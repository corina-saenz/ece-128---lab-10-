==> flow/design.v <==
`timescale 1ns/1ps
module control_unit #(
    parameter ADDR_A   = 3'd1,  
    parameter ADDR_B   = 3'd2,  
    parameter ADDR_RAM = 3'd0   
)(
    input  wire       clk,
    input  wire       reset,
    input  wire       start,
    input  wire [3:0] rom_data,
    input  wire [7:0] product,
    output reg  [2:0] rom_addr,
    output reg  [2:0] ram_addr,
    output reg        ram_en,
    output reg        ram_we,
    output reg  [7:0] ram_din,
    output reg  [3:0] A,
    output reg  [3:0] B,
    output reg        done
);
    localparam S_IDLE   = 3'd0;
    localparam S_READ_A = 3'd1;
    localparam S_READ_B = 3'd2;
    localparam S_MULT   = 3'd3;
    localparam S_WRITE  = 3'd4;
    localparam S_DONE   = 3'd5;
    reg [2:0] state;
    always @(posedge clk or posedge reset) begin
        if (reset) begin
            state    <= S_IDLE;
            rom_addr <= 3'd0;
            ram_addr <= 3'd0;
            ram_en   <= 1'b0;
            ram_we   <= 1'b0;
            ram_din  <= 8'd0;
            A        <= 4'd0;
            B        <= 4'd0;
            done     <= 1'b0;
        end else begin
            case (state)
                S_IDLE: begin
                    done   <= 1'b0;
                    ram_en <= 1'b0;
                    ram_we <= 1'b0;
                    if (start) begin
                        rom_addr <= ADDR_A;   
                        state    <= S_READ_A;
                    end
                end
                S_READ_A: begin
                    A        <= rom_data;     
                    rom_addr <= ADDR_B;       
                    state    <= S_READ_B;
                end
                S_READ_B: begin
                    B     <= rom_data;        
                    state <= S_MULT;
                end
                S_MULT: begin
                    state <= S_WRITE;
                end
                S_WRITE: begin
                    ram_en   <= 1'b1;
                    ram_we   <= 1'b1;
                    ram_addr <= ADDR_RAM;
                    ram_din  <= product;
                    state    <= S_DONE;
                end
                S_DONE: begin
                    ram_we <= 1'b0;
                    ram_en <= 1'b1;           
                    done   <= 1'b1;           
                end
                default: begin
                    state <= S_IDLE;
                end
            endcase
        end
    end
endmodule
Tool chain data of control_unit

Tool output for the design above, in the order of the flow.
Line numbers count from 1 in the design file above.
Cell names lack the library's common part.
The mark - stands for no value.

Design top: control_unit
Clock port: clk
Library: sky130hd
Library corner: tt_025C_1v80

After elaboration

Counts by Yosys on the flattened word-level netlist (proc, flatten, opt, wreduce; memories kept). Register bits leave out memories and registers merged into their read ports (data or address). Print and check cells are left out.

Flip-flop bits (word level): 25
Cells after elaboration: 30
Output and inout bits: 25
Bits of input ports: 15

Reductions and logical operators: 9
Mux-type cells: 6
Equality and inequality tests: 6
Bitwise logic cells: 1

Operator list:

| operator                                     | number |
| parallel mux 3 bit (select 6 bit)            | 1 |
| nonzero test 2 bit                           | 4 |
| equality test 3 x 2 -> 1 bit with constant B | 2 |
| equality test 3 bit with constant B          | 2 |
| parallel mux 3 bit (select 2 bit)            | 1 |
| parallel mux 1 bit (select 2 bit)            | 3 |
| AND reduction 2 bit                          | 2 |
| OR reduction 2 bit                           | 2 |
| equality test 3 x 1 -> 1 bit with constant B | 1 |
| logical NOT 3 bit                            | 1 |
| 2-to-1 mux 3 bit                             | 1 |
| inequality test 2 bit with constant B        | 1 |
| NOT 1 bit                                    | 1 |

Depth

Depth = most cells in a row (Yosys ltp): at word level without a register or memory, in the mapped netlist without a sequential cell, where the memories' decode and read muxes count.

Depth after elaboration: 3
ABC_AREA: 0
Depth in mapped cells: 3
Mapped depth without buffers: 3

Synthesis result

The flow's flattened synthesis, as Yosys stat reports it; memories are mapped. The netlist is that of the ABC_AREA named above (0 if unset); the other value can give another one.
Totals and module areas in this step are rounded.

Cell types:

| cell      | number |
| dfrtp_1   | 26 |
| mux2_2    | 16 |
| buf_4     | 4 |
| dfstp_2   | 1 |
| a21o_1    | 2 |
| buf_6     | 1 |
| inv_1     | 3 |
| nor2_1    | 3 |
| a2bb2oi_1 | 1 |
| or2_4     | 1 |
| and2b_1   | 1 |
| and2_1    | 1 |
| nor3_1    | 1 |
| o21ai_0   | 1 |
| conb_1    | 1 |
| nand2_1   | 1 |

Sequential part of the area: 677 um2
Flip-flops: 27
Cells in the netlist: 64
Chip area (Yosys): 985 um2
Buffer cells: 5

Path before layout

Path of least setup slack by OpenSTA after synthesis, without wires, with an ideal clock, recovery checks aside; 20% of the period is set as input and as output delay. Where synthesis merged equal registers, the netlist keeps one of their names.

Kind: register to register
From: register state
To: register ram_en
Launch time at the first pin: 0 ps
Required time: 1022 ps
Data arrival time: 863 ps
Buffers on the path: 1
Period: 1140 ps
Driving pins on the path: 4
Path slack: 159 ps
Library setup time: 118 ps
Path delay: 981 ps
Synthesis period reached: 981 ps

"path delay" = arrival - input delay + setup time.
"driving pins on the path": output pins that drive a net of the path, with the launching flip-flop's if there is one; two outputs of one cell count as two.
"synthesis period reached" = period - worst setup slack (recovery checks aside). The figure is calculated, with input and output delays left at 20% of the set period.
Where an end lacks its bit number, it is one bit of the signal, or one of the new flip-flops if synthesis recoded a state register.
At most two assigning lines are given for a register; there are more.

Cells stage by stage: dfrtp_1 -> buf_6 -> or2_4 -> a21o_1

Ends and longest elaborated chain, after synthesis:

| what          | line | source |
| from (decl)   | 27   | `reg [2:0] state;` |
| from (assign) | 30   | `state    <= S_IDLE;` |
| from (assign) | 47   | `state    <= S_READ_A;` |
| to (assign)   | 33   | `ram_en   <= 1'b0;` |
| to (assign)   | 43   | `ram_en <= 1'b0;` |
| to (decl)     | 14   | `output reg        ram_en,` |

No chain of elaborated cells between the ends is given.

==> runs of control_unit <==
Top module control_unit; platform sky130hd; tools Yosys and OpenROAD; 2 stored runs in no particular order. Input and output delays are each 20% of the period that was set; the output load is 0.01 pF.
Settings: n/a = not set for that run.

| item                               | job 1 | job 2 |
| period_ns                          | 0.866 | 0.877 |
| CORE_UTILIZATION                   | 72    | 53    |
| SETUP_SLACK_MARGIN                 | -0.07 | 0.13  |
| CORE_ASPECT_RATIO                  | 1.61  | n/a   |
| CORE_MARGIN                        | 9     | 7     |
| CELL_PAD_IN_SITES_GLOBAL_PLACEMENT | 0     | 2     |
| CTS_CLUSTER_DIAMETER               | 279   | 160   |
| MIN_ROUTING_LAYER                  | met1  | n/a   |
| CAP_MARGIN                         | 20    | 20    |
| SLEW_MARGIN                        | 20    | 20    |
| PLACE_DENSITY                      | n/a   | 0.81  |
| TNS_END_PERCENT                    | n/a   | 90    |
| GPL_ROUTABILITY_DRIVEN             | n/a   | 0     |
| MAX_ROUTING_LAYER                  | n/a   | met4  |

Job 1: stopped before the end: floorplanning reported PDN-0185
Job 2: stopped before the end: placement reported GPL-0301
